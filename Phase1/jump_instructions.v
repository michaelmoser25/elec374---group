==> flow/design.v <==
module jump_instructions (
    input wire clock,                   
    input wire reset,                   
    input wire jr_execute,              
    input wire jal_execute,             
    input wire [31:0] source_reg,       
    input wire [31:0] pc_current,       
    output reg [31:0] pc_next,          
    output reg [31:0] link_reg_value    
);
    always @(posedge clock or posedge reset) begin
        if (reset) begin
            pc_next <= 32'h0;
            link_reg_value <= 32'h0;
        end
        else begin
            if (jr_execute) begin
                pc_next <= source_reg;
            end
            else if (jal_execute) begin
                link_reg_value <= pc_current + 4;
                pc_next <= source_reg;
            end
        end
    end
endmodule
# Reports on jump_instructions
# The steps from the RTL of jump_instructions to its reports follow in flow order.
# Line numbers count from 1 in the design file above.
# Operators carry their Yosys type and port widths (W data, S select, Z words).
# Not given: n/a
dict set report design {
  design {jump_instructions}
  clk_port {clock}
  cell_library {sky130hd}
  lib_corner {tt_025C_1v80}
}

# Elaborated design
# Source: Yosys, flattened and elaborated, memories not mapped. Widths are those after wreduce. Registers that Yosys merges into a memory's read port (data or address) are not register bits. Print and check cells do not count. Equal cells are merged and count once.
dict set report word_totals {
  out_inout_bits 64
  word_cells 8
  ff_bits 64
  inputBits 68
}
dict set report classes {
  muxes 2
  add_sub_neg 1
  n_reduce_logical 2
  logic 1
}
# cell n
set op_table {}
lappend op_table {{$mux W32} 2}
lappend op_table {{$add A32 B3 Y32 const B} 1}
lappend op_table {{$reduce_and A2 Y1} 1}
lappend op_table {{$reduce_bool A2 Y1} 1}
lappend op_table {{$not A1 Y1} 1}

# Depth
# Depth = most cells in a row (Yosys ltp): at word level without a register or memory, in the mapped netlist without a sequential cell, where the memories' decode and read muxes count.
dict set report depth {
  word_depth 2
  abc_area 1
  ltp_mapped 9
}

# After synthesis
# Yosys stat after the flow's synthesis: flattened, memories mapped to cells. It holds for the ABC_AREA given above (unset counts as 0); a run with the other value may have another netlist.
# type n area_total_um2
set by_type {}
lappend by_type {sky130_fd_sc_hd__dfrtp_1 64 1.6E+03}
lappend by_type {sky130_fd_sc_hd__nand2_1 133 499.229}
lappend by_type {sky130_fd_sc_hd__mux2_2 25 281.52}
lappend by_type {sky130_fd_sc_hd__nand3_1 34 170.163}
lappend by_type {sky130_fd_sc_hd__nor2_4 11 123.869}
lappend by_type {sky130_fd_sc_hd__nor2_1 25 93.84}
lappend by_type {sky130_fd_sc_hd__inv_1 24 90.086}
lappend by_type {sky130_fd_sc_hd__mux2_1 7 78.826}
lappend by_type {sky130_fd_sc_hd__xor2_1 5 43.792}
lappend by_type {sky130_fd_sc_hd__nand2_2 6 37.536}
lappend by_type {sky130_fd_sc_hd__nor2_2 6 37.536}
lappend by_type {sky130_fd_sc_hd__or2_1 6 37.536}
lappend by_type {sky130_fd_sc_hd__buf_2 5 25.024}
lappend by_type {sky130_fd_sc_hd__o21ai_1 5 25.024}
lappend by_type {sky130_fd_sc_hd__inv_2 5 18.768}
lappend by_type {sky130_fd_sc_hd__buf_4 2 15.014}
lappend by_type {sky130_fd_sc_hd__o21bai_1 2 15.014}
lappend by_type {sky130_fd_sc_hd__ha_1 1 12.512}
# Other cell types: 5; their cells: 6.
dict set report mapped {
  ff_cells 64
  yosys_area_mm2 0.0032444
  mapped_cells 372
  seq_area_mm2 0.0016015
  buf_cells 8
}

# Path before layout
# Path of least setup slack by OpenSTA after synthesis, without wires, with an ideal clock, recovery checks aside; 20% of the period is set as input and as output delay. Where synthesis merged equal registers, the netlist keeps one of their names.
dict set report synth_path {
  path_type {input port to flip-flop}
  start {input pc_current[2]}
  end {register link_reg_value[12]}
  slack_ns 0.711
  period_ns 2.06
  setup_ns 0.117
  t_first_pin_ns 0.412
  driving_pins 8
  delay_ns 0.937
  required_time_ns 1.943
  arrival_time_ns 1.232
  synth_period_reached_ns 1.349
}
# "delay_ns" is the arrival time less input delay plus setup time.
# "driving_pins" counts driving pins, that of a launching flip-flop among them; a cell with two outputs on the path counts twice.
# "synth_period_reached_ns" = period - worst setup slack (recovery checks aside). The figure is calculated, with input and output delays left at 20% of the set period.
# Between the ends stands the longest chain of elaborated cells between them, by number of cells; it is not shown to be the way that was timed. Of several equally long chains one is given.
# Each line given opens the expression or statement behind the cell; cells for indexed reads and writes are added by Yosys, which also makes memories of some case tables.
dict set report synth_via {
  cell_sequence {sky130_fd_sc_hd__ha_1 sky130_fd_sc_hd__nand2_1 sky130_fd_sc_hd__nor2_4 sky130_fd_sc_hd__nand2_4 sky130_fd_sc_hd__nor2_4 sky130_fd_sc_hd__or2_1 sky130_fd_sc_hd__nand3_1 sky130_fd_sc_hd__nand2_1}
  elab_chain_cells 1
}
# item line
set synth_lines {}
lappend synth_lines {{start: declaration} 7} ;# input wire [31:0] pc_current,
lappend synth_lines {{$add A32 B3 Y32} 21} ;# link_reg_value <= pc_current + 4;
lappend synth_lines {{end: assignment} 14} ;# link_reg_value <= 32'h0;
lappend synth_lines {{end: assignment} 21}
lappend synth_lines {{end: declaration} 9} ;# output reg [31:0] link_reg_value

# Timing after layout
# Path of least setup slack in the final report of entry A (OpenROAD, finished layout, wires in). Where an end is a register, its clock arrival counts in the times.
dict set report layout_path {
  path_type {flip-flop to output port}
  start {register link_reg_value[12]}
  end {output link_reg_value[12]}
  period_ns 2.11
  driving_pins 2
  required_time_ns 1.69
  slack_ns 0.37
  t_first_pin_ns 0.33
  arrival_time_ns 1.32
}
dict set report layout_via {
  cell_sequence {sky130_fd_sc_hd__dfrtp_1 sky130_fd_sc_hd__clkdlybuf4s50_1}
  elab_chain_cells 0
}
# item line
set layout_lines {}
lappend layout_lines {{start: declaration} 9} ;# output reg [31:0] link_reg_value
lappend layout_lines {{start: assignment} 14} ;# link_reg_value <= 32'h0;
lappend layout_lines {{start: assignment} 21} ;# link_reg_value <= pc_current + 4;
lappend layout_lines {{end: declaration} 9}

Data sheet: physical implementation of jump_instructions

Measured data: module jump_instructions, platform sky130hd, 2 stored runs of the flow under differing settings, order arbitrary. Input and output delays are each 20% of the period that was set; the output load is 0.01 pF.
By "achieved_clock_period_ns" is meant the clock period of the run minus its worst setup slack. This is arithmetic on one report: input and output delays are still those of the set period (20% each).
"critical_path_time_ns" is the time allowed to the run's worst setup path (the clock period less input and output delay, where it has them) less its slack. Clock arrival times count: a late capture clock shortens it, a late launch clock lengthens it.
"fin_power_mw" rests on the timing tool's default activity at the inputs, not on a simulated workload.

[flow] entry A: files
==> flow/run.sh <==
#!/bin/bash
# the make line also repeats the synthesis and layout settings of config.mk as NAME=value (left out here)
make -C /OpenROAD-flow-scripts/flow DESIGN_CONFIG=/design/flow/config.mk WORK_HOME=/design/flow/orfs CLKGATE_MAP_FILE= finish
==> flow/config.mk <==
export PLATFORM = sky130hd
export DESIGN_NAME = jump_instructions
export DESIGN_NICKNAME = jump_instructions
export VERILOG_FILES = /design/flow/design.v
export SDC_FILE = /design/flow/constraint.sdc
export NUM_CORES = 4
export LEC_CHECK = 0
export ABC_AREA = 1
export CAP_MARGIN = 20
export CORE_MARGIN = 2
export CORE_UTILIZATION = 43
export HOLD_SLACK_MARGIN = -0.04
export PLACE_DENSITY_LB_ADDON = 0.23
export SLEW_MARGIN = 35
export TNS_END_PERCENT = 90
==> flow/constraint.sdc <==
create_clock -name core_clock -period 2.11 [get_ports {clock}]
set_input_delay 0.4220 -clock core_clock [delete_from_list [all_inputs] [get_ports {clock}]]
set_output_delay 0.4220 -clock core_clock [all_outputs]
set_load 0.01 [all_outputs]

[flow] entry A: metrics
[metrics] critical_path_time_ns = 1.32
[metrics] worst_path_kind = flip-flop to output port
[metrics] synthesis_area_mm2 = 0.0032444
[metrics] final_stdcell_area_mm2 = 0.0049122
[metrics] design_die_area_mm2 = 0.0082555
[metrics] worstSetupSlack_ns = 0.366
[metrics] fin_power_mw = 3.352
[metrics] utilization_pct = 67.4
[metrics] total_negative_slack_ns = 0.000
[metrics] achieved_clock_period_ns = 1.744

[flow] entry B: files
==> flow/run.sh <==
#!/bin/bash
# the make line also repeats the synthesis and layout settings of config.mk as NAME=value (left out here)
make -C /OpenROAD-flow-scripts/flow DESIGN_CONFIG=/design/flow/config.mk WORK_HOME=/design/flow/orfs CLKGATE_MAP_FILE= finish
==> flow/config.mk <==
export PLATFORM = sky130hd
export DESIGN_NAME = jump_instructions
export DESIGN_NICKNAME = jump_instructions
export VERILOG_FILES = /design/flow/design.v
export SDC_FILE = /design/flow/constraint.sdc
export NUM_CORES = 4
export LEC_CHECK = 0
export ABC_AREA = 1
export CAP_MARGIN = 25
export CORE_MARGIN = 2
export CORE_UTILIZATION = 40
export MAX_ROUTING_LAYER = met4
export MIN_ROUTING_LAYER = met2
export PLACE_DENSITY = 0.7
export SETUP_SLACK_MARGIN = -0.05
export SLEW_MARGIN = 20
==> flow/constraint.sdc <==
create_clock -name core_clock -period 1.07 [get_ports {clock}]
set_input_delay 0.2140 -clock core_clock [delete_from_list [all_inputs] [get_ports {clock}]]
set_output_delay 0.2140 -clock core_clock [all_outputs]
set_load 0.01 [all_outputs]

[flow] entry B: metrics
[metrics] synthesis_area_mm2 = 0.0032444
[metrics] achieved_clock_period_ns = 1.144
[metrics] fin_power_mw = 7.141
[metrics] utilization_pct = 68.1
[metrics] total_negative_slack_ns = -1.024
[metrics] design_die_area_mm2 = 0.0088473
[metrics] critical_path_time_ns = 0.93
[metrics] worst_path_kind = flip-flop to output port
[metrics] final_stdcell_area_mm2 = 0.0053164
[metrics] worstSetupSlack_ns = -0.074
