==> flow/design.v <==
module MemoryDataRegister(
input [31:0]BusMuxOut, input [31:0]Mdatain,
input read,
input clr, input clk, input write,
output reg [31:0] MDRout
);
always @(posedge clk) begin
	if(clr) begin
		MDRout = 32'h0;
	end else if(write) begin
		if(read) begin
			MDRout <= Mdatain;
		end else begin
			MDRout <= BusMuxOut;
		end
	end
end
endmodule
---- Reports on MemoryDataRegister ----
The steps from the RTL of MemoryDataRegister to its reports follow in flow order.
Line numbers count from 1 in the design file above.
Library cell names are shortened.
The mark -- stands for no value.
set-up
  top module .............................. MemoryDataRegister
  clock ................................... clk
  cell library ............................ sky130hd
  corner .................................. tt_025C_1v80

---- Elaborated design ----
Counts by Yosys on the flattened word-level netlist (proc, flatten, opt, wreduce; memories kept). Register bits leave out memories and registers merged into their read ports (data or address); mux counts leave out enables and synchronous resets folded into registers. Print and check cells are left out. Cells with the same type and inputs are merged into one.
bit counts
  bits in registers ....................... 32
  bits of input ports ..................... 68
  output and inout port bits .............. 32
cells by class
  muxes and demuxes ....................... 1
operator list
  cell                number
  32-bit two-way mux  1

---- Depth ----
Yosys ltp: most cells in a row. Word level: on the elaborated netlist, between registers, memories and ports. Mapped: between sequential cells and ports; inverters and the memories' decode and read muxes count.
logic depth
  depth after elaboration ................. 1
  ABC_AREA ................................ 0
  depth in mapped cells ................... 4
  gate-level depth less buffers ........... 2

---- Netlist ----
Yosys stat after the flow's synthesis: flattened, memories mapped to cells. It holds for the ABC_AREA given above (unset counts as 0); a run with the other value may have another netlist.
cell types
  cell      number  area in all (um^2)
  dfxtp_1   32      640.614
  mux2i_1   32      320.307
  a211oi_1  32      240.23
  nor2_1    32      120.115
  buf_12    3       60.058
  clkbuf_1  6       22.522
  buf_2     3       15.014
  buf_6     1       11.261
  buf_4     1       7.507
mapped netlist
  cells in the netlist .................... 142
  flip-flop cells ......................... 32
  sequential part of the area ............. 640.6 um^2
  chip area (Yosys) ....................... 1437.6 um^2

---- Timing after synthesis ----
Source: OpenSTA report_checks on the synthesized netlist (no wires, ideal clock, input and output delay 20% of the period each), path of least setup slack; recovery checks are left aside. Register names are those of the netlist, which keeps one name where synthesis merged equal registers.
timing after synthesis
  path type ............................... input to register
  from .................................... input port read
  to ...................................... register MDRout[0]
  setup slack ............................. 0.199 ns
  setup time .............................. 0.086 ns
  arrival ................................. 0.775 ns
  input delay ............................. 0.212 ns
  path delay .............................. 0.649 ns
  stages on the path ...................... 4
  path buffers ............................ 2
  period .................................. 1.06 ns
  period reached after synthesis .......... 0.861 ns
"path delay" is the arrival time less input delay plus setup time.
"stages on the path": output pins that drive a net of the path, with the launching flip-flop's if there is one; two outputs of one cell count as two.
"period reached after synthesis" is the clock period less the worst setup slack; recovery checks do not enter. This is arithmetic on one report: input and output delays are still those of the set period (20% each).
Between the ends stands the longest chain of elaborated cells between them, by number of cells; it is not shown to be the way that was timed. Of several equally long chains one is given.
Each line given opens the expression or statement behind the cell; cells for indexed reads and writes are added by Yosys, which also makes memories of some case tables.
At most two assigning lines are given for a register; there are more.
between the ends, after synthesis
  cells stage by stage .................... buf_6 -> buf_12 -> mux2i_1 -> a211oi_1
  length of the longest elaborated chain .. 1
  elaborated cells between the ends (all ways) .. 1
  those cells by class .................... 1 x mux
ends and longest elaborated chain, after synthesis
  item                line  source
  start, declared     3     input read,
  32-bit two-way mux  11    if(read) begin
  end, assigned       12    MDRout <= Mdatain;
  end, assigned       14    MDRout <= BusMuxOut;
  end, declared       5     output reg [31:0] MDRout

---- Timing after layout ----
From the final timing report of run 1: the path of least setup slack in the routed layout; clock arrival at registers is part of the times.
timing post-layout
  path type ............................... register to output
  from .................................... register MDRout[13]
  to ...................................... output port MDRout[13]
  external output delay ................... 0.20 ns
  setup slack ............................. 0.00 ns
  period .................................. 0.99 ns
  arrival ................................. 0.79 ns
  path buffers ............................ 1
  stages on the path ...................... 2
At most two assigning lines are given for a register; there are more.
between the ends, post-layout
  cells stage by stage .................... dfxtp_2 -> buf_6
  length of the longest elaborated chain .. 0
  elaborated cells between the ends (all ways) .. 0
ends and longest elaborated chain, post-layout
  item             line  source
  start, declared  5     output reg [31:0] MDRout
  start, assigned  12    MDRout <= Mdatain;
  start, assigned  14    MDRout <= BusMuxOut;
  end, declared    5

Data sheet: physical implementation of MemoryDataRegister

Measured data: module MemoryDataRegister, platform sky130hd, 2 stored runs of the flow under differing settings, order arbitrary. Input and output delays are each 20% of the period that was set; the output load is 0.01 pF.
"worst path time" = time allowed to the worst setup path (clock period - input delay - output delay, where it has them) - its slack; a late launch clock adds to it, a late capture clock takes from it.

---- run 1 ----
settings
  period_ns = 0.99
  SETUP_SLACK_MARGIN = 0.02
  CAP_MARGIN = 20
  CORE_MARGIN = 2
  CORE_UTILIZATION = 40
  SLEW_MARGIN = 20
results
  post-synthesis cell area ................ 1437.6 um^2
  worst path time ......................... 0.79 ns
  type of the worst setup path ............ register to output
  smallest hold slack ..................... 0.306 ns
  setup slack of the worst path ........... 0.003 ns
  standard-cell area of the final layout .. 2748.9 um^2
  post-layout utilization ................. 81.1 %
  total negative slack on setup checks .... 0.000 ns
  area of the die ......................... 4089.6 um^2

---- run 2 ----
settings
  period_ns = 1.75
  CORE_UTILIZATION = 58
  SETUP_SLACK_MARGIN = 0.28
  PLACE_DENSITY = 0.76
  CELL_PAD_IN_SITES_GLOBAL_PLACEMENT = 1
  TNS_END_PERCENT = 40
  GPL_TIMING_DRIVEN = 0
  CTS_CLUSTER_SIZE = 91
  CTS_CLUSTER_DIAMETER = 193
  CAP_MARGIN = 20
  CORE_MARGIN = 2
  SLEW_MARGIN = 20
results
  unfinished; error GPL-0301 in placement
