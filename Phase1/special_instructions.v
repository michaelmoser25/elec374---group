==> flow/design.v <==
module mips_mfhi_mflo (
    input wire clk,
    input wire reset,
    output wire [31:0] result_mfhi,
    output wire [31:0] result_mflo
);
    reg [31:0] registers [0:31];   
    reg [31:0] HI;                 
    reg [31:0] LO;                 
    reg [5:0] state;
    reg [5:0] next_state;
    localparam INIT = 6'd0;
    localparam FETCH = 6'd1;
    localparam DECODE = 6'd2;
    localparam MFHI_EXEC = 6'd3;
    localparam MFLO_EXEC = 6'd4;
    localparam WRITEBACK = 6'd5;
    reg [31:0] instruction;
    wire [5:0] opcode;
    wire [4:0] rs;
    wire [4:0] rt;
    wire [4:0] rd;
    wire [4:0] shamt;
    wire [5:0] funct;
    assign opcode = instruction[31:26];
    assign rs = instruction[25:21];
    assign rt = instruction[20:16];
    assign rd = instruction[15:11];
    assign shamt = instruction[10:6];
    assign funct = instruction[5:0];
    localparam R_TYPE = 6'b000000;
    localparam FUNCT_MFHI = 6'b010000;  
    localparam FUNCT_MFLO = 6'b010010;  
    assign result_mfhi = registers[3];  
    assign result_mflo = registers[2];  
    always @(posedge clk or posedge reset) begin
        if (reset) begin
            state <= INIT;
        end else begin
            state <= next_state;
        end
    end
    always @(*) begin
        case (state)
            INIT: begin
                next_state = FETCH;
            end
            FETCH: begin
                next_state = DECODE;
            end
            DECODE: begin
                if (opcode == R_TYPE) begin
                    if (funct == FUNCT_MFHI)
                        next_state = MFHI_EXEC;
                    else if (funct == FUNCT_MFLO)
                        next_state = MFLO_EXEC;
                    else
                        next_state = FETCH;
                end
                else begin
                    next_state = FETCH;
                end
            end
            MFHI_EXEC, MFLO_EXEC: begin
                next_state = WRITEBACK;
            end
            WRITEBACK: begin
                next_state = FETCH;
            end
            default: begin
                next_state = INIT;
            end
        endcase
    end
    always @(posedge clk) begin
        case (state)
            INIT: begin
                registers[0] <= 32'h00000000;  
                registers[2] <= 32'h00000000;  
                registers[3] <= 32'h00000000;  
                HI <= 32'h12345678;           
                LO <= 32'h87654321;           
                instruction <= 32'h00000000;
            end
            FETCH: begin
                if (instruction == 32'h00000000) 
                    instruction <= {R_TYPE, 15'b0, 5'd3, 5'b0, FUNCT_MFHI};  
                else
                    instruction <= {R_TYPE, 15'b0, 5'd2, 5'b0, FUNCT_MFLO};  
            end
            DECODE: begin
            end
            MFHI_EXEC: begin
                registers[3] <= HI;
            end
            MFLO_EXEC: begin
                registers[2] <= LO;
            end
            WRITEBACK: begin
            end
            default: begin
            end
        endcase
    end
endmodule
# == Reports on mips_mfhi_mflo ==
# The steps from the RTL of mips_mfhi_mflo to its reports follow in flow order.
# Lines are those of the file above, counted from 1.
# Operators: Yosys type, input widths -> output width; for muxes data width and select width s.
# Not given: -
# inputs
top,mips_mfhi_mflo
clock_port,clk
library,sky130hd
lib_corner,tt_025C_1v80

# == Elaborated design ==
# Counts by Yosys on the flattened word-level netlist (proc, flatten, opt, wreduce). Print and check cells are left out. Cells with the same type and inputs are merged into one.
# word_totals
reg_bits,99
out_inout_bits,64
# op_classes
eq_ne,7
n_mux,8
reduce_and_logical,8
# op_table
operator,n
$pmux 32 s2,3
$logic_not 32->1,1
$eq 6x5->1 const B,2
$logic_not 6->1,2
$pmux 3 s4,1
$mux 12,1
$mux 3,3
$reduce_bool 2->1,3
$eq 3x2->1 const B,2
$eq 3x3->1 const B,2
$reduce_or 2->1,2
$eq 3x1->1 const B,1

# == Logic depth ==
# Yosys ltp: most cells in a row. Word level: on the elaborated netlist, between registers, memories and ports. Mapped: between sequential cells and ports; inverters and the memories' decode and read muxes count.
# logic_depth
word_depth,5
ABC_AREA,0
ltp_mapped,2

# == After synthesis ==
# Source: synth_stat.txt of the flow (Yosys; design flattened, memories mapped). It holds for the ABC_AREA given above (unset counts as 0); a run with the other value may have another netlist.
# The area totals of this step are shown rounded.
# by_type
type,n,type_area_um2
sky130_fd_sc_hd__buf_4,62,465.446
sky130_fd_sc_hd__edfxtp_1,6,180.173
sky130_fd_sc_hd__dfrtp_1,5,125.12
sky130_fd_sc_hd__dfstp_2,1,26.275
sky130_fd_sc_hd__or2_2,4,25.024
sky130_fd_sc_hd__nor4_2,1,12.512
sky130_fd_sc_hd__and3_2,1,7.507
sky130_fd_sc_hd__inv_1,2,7.507
sky130_fd_sc_hd__nor2_1,2,7.507
sky130_fd_sc_hd__and2_1,1,6.256
sky130_fd_sc_hd__nor2b_1,1,6.256
sky130_fd_sc_hd__o21ai_0,1,5.005
sky130_fd_sc_hd__conb_1,1,3.754
sky130_fd_sc_hd__nand2_1,1,3.754
# synth_totals
stdcells,89
yosys_area_mm2,0.000882
ff_cells,12
buf_cells,62

# == Path before layout ==
# Path of least setup slack by OpenSTA after synthesis, without wires, with an ideal clock, recovery checks aside; 20% of the period is set as input and as output delay. Where synthesis merged equal registers, the netlist keeps one of their names.
# synth_timing
kind,register to register
startpoint,register instruction[4]
endpoint,register instruction[1]
period_ns,1.03
setup_time_ns,0.262
arrival_ns,0.748
required_ns,0.768
setup_slack_ns,0.020
delay_ns,1.010
driving_pins,3
n_path_buf,0
period_less_setup_slack_ns,1.01
# "delay_ns" = arrival - input delay + setup time.
# "driving_pins": output pins that drive a net of the path, with the launching flip-flop's if there is one; two outputs of one cell count as two.
# "period_less_setup_slack_ns" = period - worst setup slack (recovery checks aside). The figure is calculated, with input and output delays left at 20% of the set period.
# The rows between start and end are the longest chain of elaborated cells between them; the timing report does not say that the signal goes this way. Where chains are equally long, one stands for them.
# A line is the first line of the expression or statement that the cell stems from. Yosys adds cells for indexed reads and writes and turns some case tables into memories.
# At most two assigning lines are given for a register; there are more.
# synth_via
path_cell_list,sky130_fd_sc_hd__edfxtp_1 -> sky130_fd_sc_hd__nor4_2 -> sky130_fd_sc_hd__nor2b_1
elab_chain_cells,3
# synth_rtl
element,line_no,rtl
from (decl),18,reg [31:0] instruction;
from (assign),87,"instruction <= {R_TYPE, 15'b0, 5'd3, 5'b0, FUNCT_MFHI};"
from (assign),89,"instruction <= {R_TYPE, 15'b0, 5'd2, 5'b0, FUNCT_MFLO};"
$logic_not 32->1,86,if (instruction == 32'h00000000)
$mux 12,86,
$pmux 32 s2,76,case (state)
to (assign),87,
to (assign),89,
to (decl),18,

# == Timing after layout ==
# From the final timing report of flow run 1: the path of least setup slack in the routed layout; clock arrival at registers is part of the times.
# layout_timing
kind,register to output
startpoint,register (name not given)
endpoint,output result_mfhi[12]
period_ns,1.1
out_delay_ns,0.22
arrival_ns,1.04
required_ns,0.88
setup_slack_ns,-0.16
driving_pins,3
n_path_buf,2
# layout_via
path_cell_list,sky130_fd_sc_hd__edfxtp_1 -> sky130_fd_sc_hd__clkbuf_16 -> sky130_fd_sc_hd__buf_6
# layout_rtl
element,line_no,rtl
to (decl),4,"output wire [31:0] result_mfhi,"
# Chain of elaborated cells between the ends: none given.

Ticket comment

mips_mfhi_mflo through Yosys and OpenROAD on sky130hd: 2 stored runs, unordered, with their settings and measured results. The constraints put input and output delay at 20% of the set period each and load the outputs with 0.01 pF.
"clock_period_reached_ns": clock period set for the run, less the worst setup slack. It is reckoned from that one timing run; input and output delays stay at 20% of the period that was set.
"worst_path_allowed_less_slack_ns" means the part of the period allowed to the worst setup path (the constraints hold back 20% at inputs and 20% at outputs) less its slack; where the path has registers, the arrival times of their clocks count too.
"power_total_mw": no workload was simulated; the value follows from the tool's default switching activity.
Results are given in rounded form.

Flow run 1, flow files:
==> flow/run.sh <==
#!/bin/bash
# the make line also repeats the synthesis and layout settings of config.mk as NAME=value (left out here)
make -C /OpenROAD-flow-scripts/flow DESIGN_CONFIG=/design/flow/config.mk WORK_HOME=/design/flow/orfs CLKGATE_MAP_FILE= finish
==> flow/config.mk <==
export PLATFORM = sky130hd
export DESIGN_NAME = mips_mfhi_mflo
export DESIGN_NICKNAME = mips_mfhi_mflo
export VERILOG_FILES = /design/flow/design.v
export SDC_FILE = /design/flow/constraint.sdc
export NUM_CORES = 4
export LEC_CHECK = 0
export CAP_MARGIN = 20
export CORE_MARGIN = 2
export CORE_UTILIZATION = 26
export SLEW_MARGIN = 20
==> flow/constraint.sdc <==
create_clock -name core_clock -period 1.1 [get_ports {clk}]
set_input_delay 0.2200 -clock core_clock [delete_from_list [all_inputs] [get_ports {clk}]]
set_output_delay 0.2200 -clock core_clock [all_outputs]
set_load 0.01 [all_outputs]

==> results of flow run 1, as CSV <==
result,value
final_util_frac,0.317
tns_setup_ns,-3.47
worst_path_allowed_less_slack_ns,1.04
worst_setup_path_type,"register to output"
power_total_mw,2.66
stdcell_area_mm2,0.00104
die_mm2,0.00387
setup_worst_slack_ns,-0.160
clock_period_reached_ns,1.260
synthesis_area_mm2,0.000882

Flow run 2, flow files:
==> flow/run.sh <==
#!/bin/bash
# the make line also repeats the synthesis and layout settings of config.mk as NAME=value (left out here)
make -C /OpenROAD-flow-scripts/flow DESIGN_CONFIG=/design/flow/config.mk WORK_HOME=/design/flow/orfs CLKGATE_MAP_FILE= finish
==> flow/config.mk <==
export PLATFORM = sky130hd
export DESIGN_NAME = mips_mfhi_mflo
export DESIGN_NICKNAME = mips_mfhi_mflo
export VERILOG_FILES = /design/flow/design.v
export SDC_FILE = /design/flow/constraint.sdc
export NUM_CORES = 4
export LEC_CHECK = 0
export ABC_AREA = 0
export CAP_MARGIN = 5
export CELL_PAD_IN_SITES_GLOBAL_PLACEMENT = 3
export CORE_MARGIN = 2
export CORE_UTILIZATION = 58
export CTS_CLUSTER_DIAMETER = 357
export GPL_TIMING_DRIVEN = 0
export MIN_ROUTING_LAYER = met2
export PLACE_DENSITY_LB_ADDON = 0.12
export SETUP_SLACK_MARGIN = 0.28
export SLEW_MARGIN = 20
==> flow/constraint.sdc <==
create_clock -name core_clock -period 1.33 [get_ports {clk}]
set_input_delay 0.2660 -clock core_clock [delete_from_list [all_inputs] [get_ports {clk}]]
set_output_delay 0.2660 -clock core_clock [all_outputs]
set_load 0.01 [all_outputs]

Flow run 2: unfinished; error FLW-0024 in placement
